==> flow/design.v <==
`timescale 1ns / 1ps
module bcd_2_7seg(
        input wire [3:0] s1_data,
        input wire [3:0] s2_data,
        input wire [3:0] s3_data,
        input wire [3:0] s4_data,
        input wire clk,
        output reg [6:0] dout,
        output reg [3:0] ano
        );
    reg [3:0] data;
    reg [18:0] times;
    initial times = 0;
    initial ano = 4'b0000;
    always @ (posedge clk)
        begin
        times <= times + 19'b1;
        case (times)
            19'd000000: begin ano <= 4'b0001; data <= s1_data; end
            19'd100000: begin ano <= 4'b0010; data <= s2_data; end
            19'd200000: begin ano <= 4'b0100; data <= s3_data; end
            19'd300000: begin ano <= 4'b1000; data <= s4_data; end
        endcase
        if(times == 400000)
            times <= 19'b0;
        end
    always @ (posedge clk)
    begin
        case(data)
            4'h0: dout <= 7'b0111111;
            4'h1: dout <= 7'b0000110;
            4'h2: dout <= 7'b1011011;
            4'h3: dout <= 7'b1001111;
            4'h4: dout <= 7'b1100110;
            4'h5: dout <= 7'b1101101;
            4'h6: dout <= 7'b1111101;
            4'h7: dout <= 7'b0000111;
            4'h8: dout <= 7'b1111111;
            4'h9: dout <= 7'b1101111; 
            4'hA: dout <= 7'b1110111;
            4'hB: dout <= 7'b1111100;
            4'hC: dout <= 7'b0111001;
            4'hD: dout <= 7'b1011110;
            4'hE: dout <= 7'b1111001;
            4'hF: dout <= 7'b1110001;
            default: dout <= 7'b0;
        endcase
    end
endmodule
Reports on bcd_2_7seg
The steps from the RTL of bcd_2_7seg to its reports follow in flow order.
Line numbers count from 1 in the design file above.
Cell names lack the library's common part.
Not given: -
- top: bcd_2_7seg
- clock port: clk
- standard-cell library: sky130hd
- corner: tt_025C_1v80

Elaborated design
Counts by Yosys on the flattened word-level netlist (proc, flatten, opt, wreduce; memories kept). Register bits leave out memories and registers merged into their read ports (data or address). Print and check cells are left out. Cells with the same type and inputs are merged into one.
Yosys's memory passes give these memory sizes; they may raise the number of words (mostly to a power of two), join words into wider ones and drop unused or constant bits.
- bits in registers at 27
- bits in read-only memories at 112
- clocked read ports x word width at 7
- memories: 1
- output and inout port bits at 11
- word-level cells at 13
- memory list (memory ; depth ; bits a word ; rd ports ; write ports ; line ; text):
    (name not given) ; 16 ; 7 ; 1 ; 0 ; 29 ; case(data)
- noted add/subtract/negate cells: 1
- equality and inequality tests: 4
- mux-type cells: 2
- reduce/logical cells at 2
- operators by type and width (operator ; number):
    == test 19 bit with constant B ; 2
    case mux 4 bit (select 4 bit) ; 2
    adder 19 x 1 -> 19 bit with constant B ; 1
    == test 19 x 17 -> 1 bit with constant B ; 1
    == test 19 x 18 -> 1 bit with constant B ; 1
    zero test 19 bit ; 1
    nonzero test 4 bit ; 1

Depth
Longest topological path by Yosys (ltp), each cell counted once; first at word level (registers and memories cut), then after technology mapping (sequential cells cut; the memories' decode and read muxes count).
- depth in word-level cells at 2
- ABC_AREA at 0
- mapped depth: 8
- mapped depth without buffers: 7

After synthesis
Yosys stat after the flow's synthesis: flattened, memories mapped to cells. It holds for the ABC_AREA given above (unset counts as 0); a run with the other value may have another netlist.
The area totals of this step are shown rounded.
- cells by type (cell ; number ; area in all (um2)):
    dfxtp_1 ; 26 ; 520.499
    edfxtp_1 ; 8 ; 240.23
    ha_1 ; 9 ; 112.608
    nand2_1 ; 21 ; 78.826
    xnor2_1 ; 9 ; 78.826
    nor2_1 ; 15 ; 56.304
    xor2_1 ; 6 ; 52.55
    nand3_1 ; 10 ; 50.048
    a22oi_1 ; 6 ; 45.043
    o211ai_1 ; 5 ; 37.536
    inv_1 ; 9 ; 33.782
    nand4_1 ; 5 ; 31.28
    nor2b_1 ; 5 ; 31.28
    nor3_1 ; 6 ; 30.029
    o21ai_0 ; 5 ; 25.024
    buf_6 ; 2 ; 22.522
    mux4_2 ; 1 ; 22.522
    nor4_4 ; 1 ; 21.27
Other cell types: 22; their cells: 32.
- standard cells after synthesis: 181
- synthesis area: 1752 um2
- sequential area at 760.7 um2
- flip-flop cells at 34
- buffer cells at 7

Timing after synthesis
Source: OpenSTA report_checks on the synthesized netlist (no wires, ideal clock, input and output delay 20% of the period each), path of least setup slack; recovery checks are left aside. Register names are those of the netlist, which keeps one name where synthesis merged equal registers.
- path type: reg2reg
- from: register times[0]
- to: register ano[0]
- clock period: 3.64 ns
- library setup time: 0.381 ns
- data arrival time: 1.976 ns
- noted path slack: 1.283 ns
- delay of the path: 2.357 ns
- noted driving pins on the path: 8
- noted path buffers: 1
- synthesis period reached at 2.357 ns
"delay of the path" = arrival - input delay + setup time.
"driving pins on the path" counts driving pins, that of a launching flip-flop among them; a cell with two outputs on the path counts twice.
"synthesis period reached" = period - worst setup slack (recovery checks aside). The figure is calculated, with input and output delays left at 20% of the set period.
Between the ends stands the longest chain of elaborated cells between them, by number of cells; it is not shown to be the way that was timed. Of several equally long chains one is given.
A line is the first line of the expression or statement that the cell stems from. Yosys adds cells for indexed reads and writes and turns some case tables into memories.
At most two assigning lines are given for a register; there are more.
The path ends at the enable pin of a flip-flop; only ways to that pin are counted.
- cell sequence: dfxtp_1 -> inv_1 -> ha_1 -> or4b_4 -> or4b_1 -> buf_4 -> o21ba_4 -> o41ai_2
- cells in the longest elaborated chain: 2
- ends and longest elaborated chain, post-synthesis (item ; line ; text):
    start: declaration ; 12 ; reg [18:0] times;
    start: assignment ; 17 ; times <= times + 19'b1;
    start: assignment ; 25 ; times <= 19'b0;
    == test 19 bit ; 18 ; case (times)
    nonzero test 4 bit ; - ;
    end: assignment ; 19 ; 19'd000000: begin ano <= 4'b0001; data <= s1_data; end
    end: assignment ; 20 ; 19'd100000: begin ano <= 4'b0010; data <= s2_data; end
    end: declaration ; 9 ; output reg [3:0] ano

Timing after layout
Path of least setup slack in the final report of flow run A (OpenROAD, finished layout, wires in). Where an end is a register, its clock arrival counts in the times.
- path type: reg2reg
- from: register times[0]
- to: register data[2]
- clock period: 2.11 ns
- library setup time: 0.28 ns
- data arrival time: 2.21 ns
- noted path slack: -0.10 ns
- noted driving pins on the path: 8
- noted path buffers: 1
Between the ends stands the longest chain of elaborated cells between them, by number of cells; it is not shown to be the way that was timed. Of several equally long chains one is given.
At most two assigning lines are given for a register; there are more.
The path ends at the enable pin of a flip-flop; only ways to that pin are counted.
- cell sequence: dfxtp_2 -> inv_2 -> ha_1 -> or4b_4 -> or4b_4 -> o21ba_4 -> o41ai_4 -> buf_6
- cells in the longest elaborated chain: 2
- ends and longest elaborated chain, post-layout (item ; line ; text):
    start: declaration ; 12 ; reg [18:0] times;
    start: assignment ; 17 ; times <= times + 19'b1;
    start: assignment ; 25 ; times <= 19'b0;
    == test 19 bit ; 18 ; case (times)
    nonzero test 4 bit ; - ;
    end: assignment ; 19 ; 19'd000000: begin ano <= 4'b0001; data <= s1_data; end
    end: assignment ; 20 ; 19'd100000: begin ano <= 4'b0010; data <= s2_data; end
    end: declaration ; 11 ; reg [3:0] data;

Wiki page: bcd_2_7seg / flow data

Record of 2 stored runs of the RTL-to-layout flow on bcd_2_7seg, platform sky130hd. The runs are unordered. Constraints: input delay and output delay 20% of the set period each, output load 0.01 pF.
"period achieved" = clock period - worst setup slack. The figure is calculated, with input and output delays left at 20% of the set period.
"worst path time" is the time allowed to the run's worst setup path (the clock period less input and output delay, where it has them) less its slack. Clock arrival times count: a late capture clock shortens it, a late launch clock lengthens it.
"overall power" is the tool's figure for a default switching activity; nothing was simulated.
Values from the reports are rounded here.

Flow run A
Settings were period_ns = 2.11; CORE_UTILIZATION = 41; SETUP_SLACK_MARGIN = 0.61; PLACE_DENSITY_LB_ADDON = 0.27; HOLD_SLACK_MARGIN = 0.12; CORE_ASPECT_RATIO = 0.89; TNS_END_PERCENT = 95; GPL_ROUTABILITY_DRIVEN = 0; CAP_MARGIN = 35; CORE_MARGIN = 2; SLEW_MARGIN = 20
- noted the area of the standard cells in the finished layout: 2451 um2
- noted the die footprint: 4812 um2
- lowest setup slack: -0.102 ns
- noted the overall power: 1.142 mW
- noted the period achieved: 2.212 ns
- Yosys chip area after synthesis at 1752 um2
- utilization after layout: 59.8 %
- setup TNS: -0.809 ns
- noted the lowest hold slack: 0.481 ns
- worst path time: 2.21 ns
- worst setup path type: reg2reg

Flow run B
Settings were period_ns = 1.95; CORE_UTILIZATION = 50; SETUP_SLACK_MARGIN = 0.38; PLACE_DENSITY = 0.8; CORE_ASPECT_RATIO = 0.64; CELL_PAD_IN_SITES_GLOBAL_PLACEMENT = 3; TNS_END_PERCENT = 10; GPL_TIMING_DRIVEN = 1; CTS_CLUSTER_SIZE = 96; CAP_MARGIN = 5; SLEW_MARGIN = 25; CORE_MARGIN = 2
- unfinished; error GPL-0301 in placement
